==> flow/design.v <==
`timescale 1ns/10ps
module ahb_slave(
    input wire HCLK, 
    input wire HRESETn,
    input wire HSEL,
    input wire [31:0] HADDR,
    input wire HWRITE,
    input wire [2:0] HSIZE,
    input wire [2:0] HBURST,
    input wire [3:0] HPROT,
    input wire [1:0] HTRANS,
    input wire HMASTERLOCK,
    input wire HREADYin,
    input wire [31:0] HWDATA,
    output wire HRESP,
    output reg  HREADYout,
    output wire [31:0] HRDATA
);
    assign HRESP = 2'b00;  
    localparam T_ADDR_WID = 4;
    reg  [T_ADDR_WID-1:0] T_ADDR;
    reg                   T_WREN;
    reg  [31:0]           T_WDATA;  
    wire [31:0]           T_RDATA;  
    reg  [ 2:0]           T_SIZE;
    reg [2:0] state;
    localparam  STH_IDLE   = 3'h0,
                STH_WR = 3'h1,
                STH_RD  = 3'h2;
    always @ (posedge HCLK or negedge HRESETn) begin
        if (!HRESETn) begin
            HREADYout <=  1'b1;
            T_ADDR    <=   'h0;
            T_WREN    <=  1'b0;
            T_WDATA   <=  32'h0;
            T_SIZE    <=  3'h0;
            state     <= STH_IDLE;
        end else begin
            case (state)
            STH_IDLE: begin
                    T_WREN    <= 1'b0;
                    if (HSEL && HREADYin) begin
                    case (HTRANS)
                    2'b00, 2'b01: begin  
                            HREADYout <= 1'b1;
                            T_WREN    <= 1'b0;
                            state     <= STH_IDLE;
                        end  
                    2'b10, 2'b11: begin  
                            HREADYout <= 1'b1;
                            T_ADDR    <= HADDR[T_ADDR_WID-1:0];
                            T_SIZE    <= HSIZE;
                            if (HWRITE) begin  
                                state  <= STH_WR;
                            end else begin  
                                state  <= STH_RD;
                            end
                        end  
                    endcase  
                    end else begin 
                        T_WREN    <= 1'b0;
                        HREADYout <= 1'b1;
                    end
            end  
            STH_WR: begin
                        T_WREN    <= 1'b1;
                        T_WDATA   <= HWDATA;
                        HREADYout <= 1'b1;
                        state     <= STH_IDLE;
            end  
            STH_RD: begin
                        HREADYout <= 1'b1;
                        state     <= STH_IDLE;
            end  
            default: state <= STH_IDLE;
            endcase  
        end  
    end  
    assign HRDATA = T_RDATA;
    parameter ADDR_WIDTH = T_ADDR_WID;
    parameter MEM_DEPTH = 2**ADDR_WIDTH;
    reg  [31:0] sram_mem[0:MEM_DEPTH-1];
    wire wren;
    wire [ADDR_WIDTH-1:0] waddr;
    wire [31:0] wdata;
    wire [ADDR_WIDTH-1:0] raddr;
    wire [31:0] rdata;
    assign wren = T_WREN;
    assign raddr = T_ADDR;
    assign T_RDATA = rdata;
    assign waddr = T_ADDR;
    assign wdata = T_WDATA;
    integer i;
    initial begin
        for(i=0; i<MEM_DEPTH; i=i+1)
            sram_mem[i] <= i*2;
    end
    always @(posedge HCLK ) begin
        if(wren) sram_mem[waddr] <= wdata;
    end
    assign rdata = sram_mem[raddr];
endmodule
Step by step through the tools: ahb_slave:

The steps from the RTL of ahb_slave to its reports follow in flow order.
Lines are those of the file above, counted from 1.
Operators: Yosys type, input widths -> output width; for muxes data width and select width s.
Cell names lack the library's common part.
Not given: -

* top module: ahb_slave
* clock port: HCLK
* cell library: sky130hd
* corner: tt_025C_1v80

Word level:

Source: Yosys, flattened and elaborated, memories not mapped. Widths are those after wreduce. Registers that Yosys merges into a memory's read port (data or address) are not register bits. Print and check cells do not count. Equal cells are merged and count once.
Memory sizes are those after Yosys's memory passes, which may raise the word count (mostly to a power of two), join words into wider ones and drop unused or constant bits.

* output and inout bits: 34
* cells after elaboration: 33
* flip-flop bits (word level): 41
* bits of input ports: 82
* bits in writable memories: 512
* memory cells: 1

* muxes and demuxes: 11
* equal/unequal tests: 6
* reductions and logical operators: 10

Memories
* sram_mem: depth 16, bits a word 32, read ports 1, wr ports 1, line 82 `reg  [31:0] sram_mem[0:MEM_DEPTH-1];`

Operator list (count)
* $mux 32: 1
* $reduce_or 2->1: 3
* $pmux 3 s2: 1
* $mux 3: 2
* $eq 2x2->1 const B: 2
* $reduce_bool 2->1: 2
* $reduce_or 4->1: 1
* $mux 4: 1
* $pmux 1 s2: 2
* $eq 3x1->1 const B: 1
* $eq 3x2->1 const B: 1
* $logic_not 3->1: 1
* $reduce_and 3->1: 1
* $mux 1: 3
* $eq 2x1->1 const B: 1
* $ne 2x2->1 const B: 1
* $logic_not 2->1: 1
* $mux 2: 1
* $logic_and 1x1->1: 1

Depth:

Longest topological path by Yosys (ltp), each cell counted once; first at word level (registers and memories cut), then after technology mapping (sequential cells cut; the memories' decode and read muxes count).

* word-level depth: 5
* ABC_AREA: 0
* depth in mapped cells: 6
* gate-level depth less buffers: 3

After synthesis:

The flow's flattened synthesis, as Yosys stat reports it; memories are mapped. The netlist is that of the ABC_AREA named above (0 if unset); the other value can give another one.
The area totals of this step are shown rounded.

Cell types
* edfxtp_1: count 512, total area 1.54E+04 um2
* mux4_2: count 128, total area 2.88E+03 um2
* dfrtp_1: count 39, total area 975.936 um2
* a22oi_1: count 64, total area 480.461 um2
* mux2_2: count 36, total area 405.389 um2
* nand2_1: count 33, total area 123.869 um2
* clkbuf_1: count 26, total area 97.594 um2
* buf_2: count 14, total area 70.067 um2
* nor2_1: count 16, total area 60.058 um2
* buf_6: count 5, total area 56.304 um2
* dfstp_2: count 1, total area 26.275 um2
* nor3_1: count 4, total area 20.019 um2
* buf_1: count 4, total area 15.014 um2
* buf_4: count 2, total area 15.014 um2
* nand3b_1: count 2, total area 15.014 um2
* nand2b_1: count 2, total area 12.512 um2
* nand4_1: count 2, total area 12.512 um2
* nor2b_1: count 2, total area 12.512 um2

Not listed: further types 6, cells in them 8.

* mapped flip-flops: 552
* mapped area: 20700 um2
* area of sequential cells: 16400 um2
* buffers: 51
* mapped cells: 900

Path before layout:

Source: OpenSTA report_checks on the synthesized netlist (no wires, ideal clock, input and output delay 20% of the period each), path of least setup slack; recovery checks are left aside. Register names are those of the netlist, which keeps one name where synthesis merged equal registers.

* path type: register to register
* start point: reg T_ADDR[2]
* end point: mem sram_mem[0][0]
* library setup time: 0.461 ns
* data arrival time: 3.149 ns
* path buffers: 0
* time at the first pin: 0.000 ns
* clock period: 6.38 ns
* data required time: 5.919 ns
* delay of the path: 3.610 ns
* path slack: 2.770 ns
* stages: 3
* synthesis period reached: 3.61 ns

"delay of the path" is the arrival time less input delay plus setup time.
"stages": output pins that drive a net of the path, with the launching flip-flop's if there is one; two outputs of one cell count as two.
"synthesis period reached" = period - worst setup slack (recovery checks aside). The figure is calculated, with input and output delays left at 20% of the set period.
The rows between start and end are the longest chain of elaborated cells between them; the timing report does not say that the signal goes this way. Where chains are equally long, one stands for them.
A line is the first line of the expression or statement that the cell stems from. Yosys adds cells for indexed reads and writes and turns some case tables into memories.

* path through: dfrtp_1 or3b_2 nor3_1
* cells in the longest elaborated chain: 1
* elaborated cells on any way between the ends: 1
* source lines of those cells: 1
* classes of those cells: 1 x mux

RTL lines, path post-synthesis
* start: declaration: line 21 `reg  [T_ADDR_WID-1:0] T_ADDR;`
* start: assignment: line 33 `T_ADDR    <=   'h0;`
* start: assignment: line 51 `T_ADDR    <= HADDR[T_ADDR_WID-1:0];`
* $mux 4: line 99 `if(wren) sram_mem[waddr] <= wdata;`
* end: declaration: line 82 `reg  [31:0] sram_mem[0:MEM_DEPTH-1];`

Worst path after layout:

Path of least setup slack in the final report of job 1 (OpenROAD, finished layout, wires in). Where an end is a register, its clock arrival counts in the times.

* path type: register to output
* start point: reg T_ADDR[0]
* end point: out HRDATA[4]
* output delay: 0.79 ns
* path slack: 0.11 ns
* clock period: 3.95 ns
* data arrival time: 3.05 ns
* time at the first pin: 0.58 ns
* data required time: 3.16 ns
* stages: 6
* path buffers: 2

The rows between start and end are the longest chain of elaborated cells between them; the timing report does not say that the signal goes this way. Where chains are equally long, one stands for them.
The chain passes a memory read, where the word-level depth is cut; so it can be longer than that depth.

* path through: dfrtp_4 buf_12 mux4_2 a22oi_1 nand2_1 clkdlybuf4s50_1
* cells in the longest elaborated chain: 1
* elaborated cells on any way between the ends: 1
* source lines of those cells: 1
* classes of those cells: 1 x memory

RTL lines, path post-layout
* start: declaration: line 21 `reg  [T_ADDR_WID-1:0] T_ADDR;`
* start: assignment: line 33 `T_ADDR    <=   'h0;`
* start: assignment: line 51 `T_ADDR    <= HADDR[T_ADDR_WID-1:0];`
* $mem_v2 16x32: line 82 `reg  [31:0] sram_mem[0:MEM_DEPTH-1];`
* end: declaration: line 17 `output wire [31:0] HRDATA`

FLOW RESULTS
============

Measured data: module ahb_slave, platform sky130hd, 2 stored runs of the flow under differing settings, order arbitrary. Input and output delays are each 20% of the period that was set; the output load is 0.01 pF.
"reached clock period" means the clock period less the worst setup slack. The figure is calculated, with input and output delays left at 20% of the set period.
Measured values are rounded.

### Job 1

Settings: `period_ns=3.95`, `CORE_UTILIZATION=28`, `PLACE_DENSITY_LB_ADDON=0.2`, `HOLD_SLACK_MARGIN=0.05`, `CELL_PAD_IN_SITES_GLOBAL_PLACEMENT=1`, `GPL_ROUTABILITY_DRIVEN=1`, `CTS_CLUSTER_SIZE=71`, `CTS_CLUSTER_DIAMETER=314`, `CAP_MARGIN=40`, `SLEW_MARGIN=15`, `CORE_MARGIN=2`

- Std-cell area (final layout): 23600 um2
- Reached clock period: 3.839 ns
- Area inside the die boundary: 76100 um2
- Utilization of the finished layout: 0.323
- Worst slack on setup checks: 0.111 ns
- Synthesized cell area: 20700 um2

### Job 2

Settings: `period_ns=4.13`, `CORE_UTILIZATION=19`, `PLACE_DENSITY_LB_ADDON=0.07`, `CORE_ASPECT_RATIO=0.63`, `CELL_PAD_IN_SITES_DETAIL_PLACEMENT=0`, `GPL_TIMING_DRIVEN=1`, `CTS_CLUSTER_SIZE=89`, `CAP_MARGIN=20`, `CORE_MARGIN=2`, `SLEW_MARGIN=20`

- Std-cell area (final layout): 25700 um2
- Reached clock period: 3.959 ns
- Area inside the die boundary: 112000 um2
- Utilization of the finished layout: 0.237
- Worst slack on setup checks: 0.171 ns
- Synthesized cell area: 20700 um2
